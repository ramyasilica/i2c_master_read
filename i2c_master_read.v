==> flow/design.v <==
`timescale 1ns / 1ps
    module i2c_master_read (
    input  wire clk,
    input  wire rst,
    input  wire start,
    input  wire [6:0] slave_addr,
    input  wire sda,
    output reg  sda_oe,
    output reg  scl,
    output reg [7:0] data_out,
    output reg busy
);
    parameter IDLE  = 3'd0,
              START = 3'd1,
              ADDR  = 3'd2,
              ACK   = 3'd3,
              READ  = 3'd4,
              NACK  = 3'd5,
              STOP  = 3'd6;
    reg [2:0] state;
    reg [7:0] shift;
    reg [3:0] bit_cnt;
    reg stop_phase;
    reg [3:0] div;
    always @(posedge clk or posedge rst) begin
        if (rst) begin
            div <= 0;
            scl <= 1;
        end else begin
            div <= div + 1;
            if (div == 4'd1) begin
                scl <= ~scl;
                div <= 0;
            end
        end
    end
    reg scl_d;
    wire scl_rise;
    always @(posedge clk) scl_d <= scl;
    assign scl_rise = (scl == 1'b1 && scl_d == 1'b0);
    always @(posedge clk or posedge rst) begin
        if (rst) begin
            state      <= IDLE;
            sda_oe     <= 0;
            busy       <= 0;
            bit_cnt    <= 0;
            shift      <= 0;
            data_out   <= 0;
            stop_phase <= 0;
        end else begin
            case (state)
                IDLE: begin
                    busy   <= 0;
                    sda_oe <= 0;
                    if (start) begin
                        busy  <= 1;
                        state <= START;
                    end
                end
                START: begin
                    if (scl == 1) begin
                        sda_oe  <= 1;  
                        shift   <= {slave_addr, 1'b1};  
                        bit_cnt <= 7;
                        state   <= ADDR;
                    end
                end
                ADDR: begin
                    if (scl == 0)
                        sda_oe <= ~shift[bit_cnt];
                    if (scl_rise) begin
                        if (bit_cnt == 0)
                            state <= ACK;
                        else
                            bit_cnt <= bit_cnt - 1;
                    end
                end
                ACK: begin
                    sda_oe <= 0;  
                    if (scl_rise) begin
                        bit_cnt <= 7;
                        state   <= READ;
                    end
                end
                READ: begin
                    if (scl_rise) begin
                        data_out[bit_cnt] <= sda;
                        if (bit_cnt == 0)
                            state <= NACK;
                        else
                            bit_cnt <= bit_cnt - 1;
                    end
                end
                NACK: begin
                    sda_oe <= 0;  
                    if (scl_rise)
                        state <= STOP;
                end
                STOP: begin
                    busy <= 1;
                    if (!stop_phase) begin
                        if (scl == 0) begin
                            sda_oe     <= 1;  
                            stop_phase <= 1;
                        end
                    end
                    else begin
                        if (scl_rise) begin
                            sda_oe     <= 0;  
                            busy       <= 0;
                            stop_phase <= 0;
                            state      <= IDLE;
                        end
                    end
                end
            endcase
        end
    end
endmodule
# ---- From RTL to reports: i2c_master_read
# Tool output for the design above, in the order of the flow.
# Lines are those of the file above, counted from 1.
# Cell names lack the library's common part.
# A cell with -- has no value.
dict set report design {
  top {i2c_master_read}
  clock {clk}
  lib {sky130hd}
  corner {tt_025C_1v80}
}

# ---- Word-level counts
# Source: Yosys, flattened and elaborated, memories not mapped. Widths are those after wreduce. Registers that Yosys merges into a memory's read port (data or address) are not register bits. Print and check cells do not count. Equal cells are merged and count once.
dict set report bits {
  word_cells 87
  out_inout_bits 11
  rom_bits 0
  in_bits 11
  mem_bits_rw 0
  memories 0
  clocked_rd_ports_x_width 0
  latchBits 0
  ff_bits 32
}
dict set report op_classes {
  mux 29
  shifts 3
  n_addsub 3
  logic 6
  div 0
  reduce_and_logical 14
  cmp 0
  eq_ne 22
  n_mul 0
}
# op count
set op_table {}
lappend op_table {{two-way mux 3 bit} 10}
lappend op_table {{inequality test 2 bit with constant B} 12}
lappend op_table {{case mux 3 bit (select 7 bit)} 1}
lappend op_table {{two-way mux 4 bit} 5}
lappend op_table {{case mux 4 bit (select 3 bit)} 1}
lappend op_table {{AND reduction 11 bit} 1}
lappend op_table {{AND reduction 5 bit} 2}
lappend op_table {{two-way mux 1 bit} 10}
lappend op_table {{equality test 3 bit with constant B} 3}
lappend op_table {{variable shift 1 x 5 -> 8 bit} 1}
lappend op_table {{variable shift 1 x 5 -> 8 bit with constant A} 1}
lappend op_table {{nonzero test 4 bit} 2}
lappend op_table {{indexed select 8 x 4 -> 1 bit} 1}
lappend op_table {{AND 8 bit} 1}
lappend op_table {{OR 8 bit} 1}
lappend op_table {{NOT 8 bit} 1}
lappend op_table {{nonzero test 7 bit} 1}
lappend op_table {{equality test 3 x 2 -> 1 bit with constant B} 2}
lappend op_table {{inequality test 3 bit with constant B} 2}
lappend op_table {{negation 4 -> 5 bit} 1}
lappend op_table {{AND reduction 2 bit} 2}
lappend op_table {{adder 4 x 1 -> 4 bit with constant B} 1}
lappend op_table {{subtractor 4 x 1 -> 4 bit with constant B} 1}
lappend op_table {{equality test 4 x 1 -> 1 bit with constant B} 1}
lappend op_table {{logical NOT 4 bit} 1}
lappend op_table {{case mux 1 bit (select 4 bit)} 1}
lappend op_table {{NOT 1 bit} 3}
lappend op_table {{equality test 3 x 1 -> 1 bit with constant B} 1}
# Other operator kinds: 7; their cells: 7.

# ---- Logic depth
# Longest topological path by Yosys (ltp), each cell counted once; first at word level (registers and memories cut), then after technology mapping (sequential cells cut; the memories' decode and read muxes count).
dict set report depth {
  word_depth 5
  ABC_AREA 0
  mapped_depth 6
  depth_no_buf 6
}

# ---- Netlist
# The flow's flattened synthesis, as Yosys stat reports it; memories are mapped. The netlist is that of the ABC_AREA named above (0 if unset); the other value can give another one.
dict set report mapped {
  seqArea_um2 898.4
  n_buf 3
  ffs 36
  cell_count 146
  area_um2 1684.1
}
# cell_type count type_area_um2
set types {}
lappend types {dfrtp_1 33 825.792}
lappend types {mux2_2 13 146.39}
lappend types {nand2_1 17 63.811}
lappend types {nand3_1 12 60.058}
lappend types {dfstp_2 2 52.55}
lappend types {ha_1 4 50.048}
lappend types {mux4_2 2 45.043}
lappend types {o2bb2ai_1 4 35.034}
lappend types {inv_1 8 30.029}
lappend types {xnor2_1 3 26.275}
lappend types {o21ai_0 5 25.024}
lappend types {buf_6 2 22.522}
lappend types {a21oi_1 4 20.019}
lappend types {a32o_1 2 20.019}
lappend types {dfxtp_1 1 20.019}
lappend types {nand2b_1 3 18.768}
lappend types {nor4_1 3 18.768}
lappend types {o221ai_1 2 17.517}
# Not listed: further types 20, cells in them 26.

# ---- Timing after synthesis
# Path of least setup slack by OpenSTA after synthesis, without wires, with an ideal clock, recovery checks aside; 20% of the period is set as input and as output delay. Where synthesis merged equal registers, the netlist keeps one of their names.
dict set report synth_path {
  kind {reg2reg}
  startpoint {register bit_cnt[0]}
  endpoint {register bit_cnt[1]}
  t_first_pin_ns 0.000
  arrival_time_ns 1.817
  path_delay_ns 1.942
  driving_pins 7
  clock_period_ns 3.04
  n_path_buf 0
  path_slack_ns 1.098
  period_less_setup_slack_ns 1.942
}
# "path_delay_ns" is the arrival time less input delay plus setup time.
# "driving_pins": output pins that drive a net of the path, with the launching flip-flop's if there is one; two outputs of one cell count as two.
# "period_less_setup_slack_ns" is the clock period less the worst setup slack; recovery checks do not enter. This is arithmetic on one report: input and output delays are still those of the set period (20% each).
# Between the ends stands the longest chain of elaborated cells between them, by number of cells; it is not shown to be the way that was timed. Of several equally long chains one is given.
# A line is the first line of the expression or statement that the cell stems from. Yosys adds cells for indexed reads and writes and turns some case tables into memories.
# A register here has more assigning lines than the two given.
dict set report synth_via {
  cell_sequence {dfrtp_1 -> inv_1 -> ha_1 -> nor3b_2 -> nor3_1 -> o21ai_1 -> mux2_2}
  elab_chain_cells 4
  cone_cells 7
  classes_between {add/sub: 1; eq/ne: 1; mux: 3; reduce/logical: 2}
}
# item line
set synth_lines {}
lappend synth_lines {{start: declaration} 22} ;# reg [3:0] bit_cnt;
lappend synth_lines {{start: assignment} 75} ;# bit_cnt <= bit_cnt - 1;
lappend synth_lines {{start: assignment} 91} ;# bit_cnt <= bit_cnt - 1;
lappend synth_lines {{subtractor 4 x 1 -> 4 bit} 75}
lappend synth_lines {{two-way mux 4 bit} 72} ;# if (bit_cnt == 0)
lappend synth_lines {{two-way mux 4 bit} 71} ;# if (scl_rise) begin
lappend synth_lines {{case mux 4 bit (select 3 bit)} 51} ;# case (state)
lappend synth_lines {{end: assignment} 75}
lappend synth_lines {{end: assignment} 91}
lappend synth_lines {{end: declaration} 22}

# ---- Timing after layout
# From the final timing report of run 1: the path of least setup slack in the routed layout; clock arrival at registers is part of the times.
dict set report layout_path {
  kind {reg2reg}
  startpoint {register bit_cnt[0]}
  endpoint {register data_out[7]}
  driving_pins 8
  path_slack_ns 0.19
  clock_period_ns 2.18
  t_first_pin_ns 0.28
  n_path_buf 1
  arrival_time_ns 2.22
}
# Between the ends stands the longest chain of elaborated cells between them, by number of cells; it is not shown to be the way that was timed. Of several equally long chains one is given.
# A register here has more assigning lines than the two given.
dict set report layout_via {
  cell_sequence {dfrtp_1 -> inv_1 -> ha_1 -> nor3b_2 -> buf_4 -> nor2b_1 -> nor3b_1 -> a32o_1}
  elab_chain_cells 5
  cone_cells 6
  cone_lines 1
  classes_between {add/sub: 1; shift: 2; logic: 3}
}
# item line
set layout_lines {}
lappend layout_lines {{start: declaration} 22} ;# reg [3:0] bit_cnt;
lappend layout_lines {{start: assignment} 75} ;# bit_cnt <= bit_cnt - 1;
lappend layout_lines {{start: assignment} 91} ;# bit_cnt <= bit_cnt - 1;
lappend layout_lines {{negation 4 -> 5 bit} 87} ;# data_out[bit_cnt] <= sda;
lappend layout_lines {{variable shift 1 x 5 -> 8 bit} 87}
lappend layout_lines {{NOT 8 bit} 87}
lappend layout_lines {{AND 8 bit} 87}
lappend layout_lines {{OR 8 bit} 87}
lappend layout_lines {{end: assignment} 48} ;# data_out   <= 0;
lappend layout_lines {{end: assignment} 87}
lappend layout_lines {{end: declaration} 10} ;# output reg [7:0] data_out,

Hand-over note for i2c_master_read

Flow measurements of i2c_master_read on sky130hd: 2 stored runs with different settings, listed in no order. Input and output delays are each 20% of the period that was set; the output load is 0.01 pF.
By "period_less_ws_ns" is meant the clock period of the run minus its worst setup slack. This is arithmetic on one report: input and output delays are still those of the set period (20% each).
"worstPathTime_ns" = time allowed to the worst setup path (clock period - input delay - output delay, where it has them) - its slack; a late launch clock adds to it, a late capture clock takes from it.
"totalPower_mw" is the tool's figure for a default switching activity; nothing was simulated.

# run 1
==> flow/run.sh <==
#!/bin/bash
# the make line also repeats the synthesis and layout settings of config.mk as NAME=value (left out here)
make -C /OpenROAD-flow-scripts/flow DESIGN_CONFIG=/design/flow/config.mk WORK_HOME=/design/flow/orfs CLKGATE_MAP_FILE= finish
==> flow/config.mk <==
export PLATFORM = sky130hd
export DESIGN_NAME = i2c_master_read
export DESIGN_NICKNAME = i2c_master_read
export VERILOG_FILES = /design/flow/design.v
export SDC_FILE = /design/flow/constraint.sdc
export NUM_CORES = 4
export LEC_CHECK = 0
export CAP_MARGIN = 20
export CELL_PAD_IN_SITES_DETAIL_PLACEMENT = 1
export CELL_PAD_IN_SITES_GLOBAL_PLACEMENT = 1
export CORE_ASPECT_RATIO = 0.58
export CORE_MARGIN = 2
export CORE_UTILIZATION = 39
export CTS_CLUSTER_DIAMETER = 256
export MAX_ROUTING_LAYER = met4
export SETUP_SLACK_MARGIN = -0.12
export SLEW_MARGIN = 20
==> flow/constraint.sdc <==
create_clock -name core_clock -period 2.18 [get_ports {clk}]
set_input_delay 0.4360 -clock core_clock [delete_from_list [all_inputs] [get_ports {clk}]]
set_output_delay 0.4360 -clock core_clock [all_outputs]
set_load 0.01 [all_outputs]

==> run 1: results <==
finalCellArea_um2=2079.5
fin_tns_ns=0.000
final_hold_ws_ns=0.479
die_um2=4879.4
finish.utilization_frac=0.496
worst_setup_slack_ns=0.187
worstPathTime_ns=1.99
worst_path_kind="reg2reg"
totalPower_mw=1.244
period_less_ws_ns=1.993
synthesis_area_um2=1684.1

# run 2
==> flow/run.sh <==
#!/bin/bash
# the make line also repeats the synthesis and layout settings of config.mk as NAME=value (left out here)
make -C /OpenROAD-flow-scripts/flow DESIGN_CONFIG=/design/flow/config.mk WORK_HOME=/design/flow/orfs CLKGATE_MAP_FILE= finish
==> flow/config.mk <==
export PLATFORM = sky130hd
export DESIGN_NAME = i2c_master_read
export DESIGN_NICKNAME = i2c_master_read
export VERILOG_FILES = /design/flow/design.v
export SDC_FILE = /design/flow/constraint.sdc
export NUM_CORES = 4
export LEC_CHECK = 0
export ABC_AREA = 1
export CAP_MARGIN = 25
export CORE_MARGIN = 2
export CORE_UTILIZATION = 25
export CTS_CLUSTER_DIAMETER = 177
export CTS_CLUSTER_SIZE = 82
export MAX_ROUTING_LAYER = met5
export SETUP_SLACK_MARGIN = 1.04
export SLEW_MARGIN = 20
==> flow/constraint.sdc <==
create_clock -name core_clock -period 3.65 [get_ports {clk}]
set_input_delay 0.7300 -clock core_clock [delete_from_list [all_inputs] [get_ports {clk}]]
set_output_delay 0.7300 -clock core_clock [all_outputs]
set_load 0.01 [all_outputs]

==> run 2: results <==
finalCellArea_um2=2230.9
fin_tns_ns=0.000
final_hold_ws_ns=0.476
die_um2=7959.3
finish.utilization_frac=0.313
worst_setup_slack_ns=1.442
worstPathTime_ns=1.48
worst_path_kind="reg2out"
totalPower_mw=0.7487
period_less_ws_ns=2.208
synthesis_area_um2=1815.5

End of note.
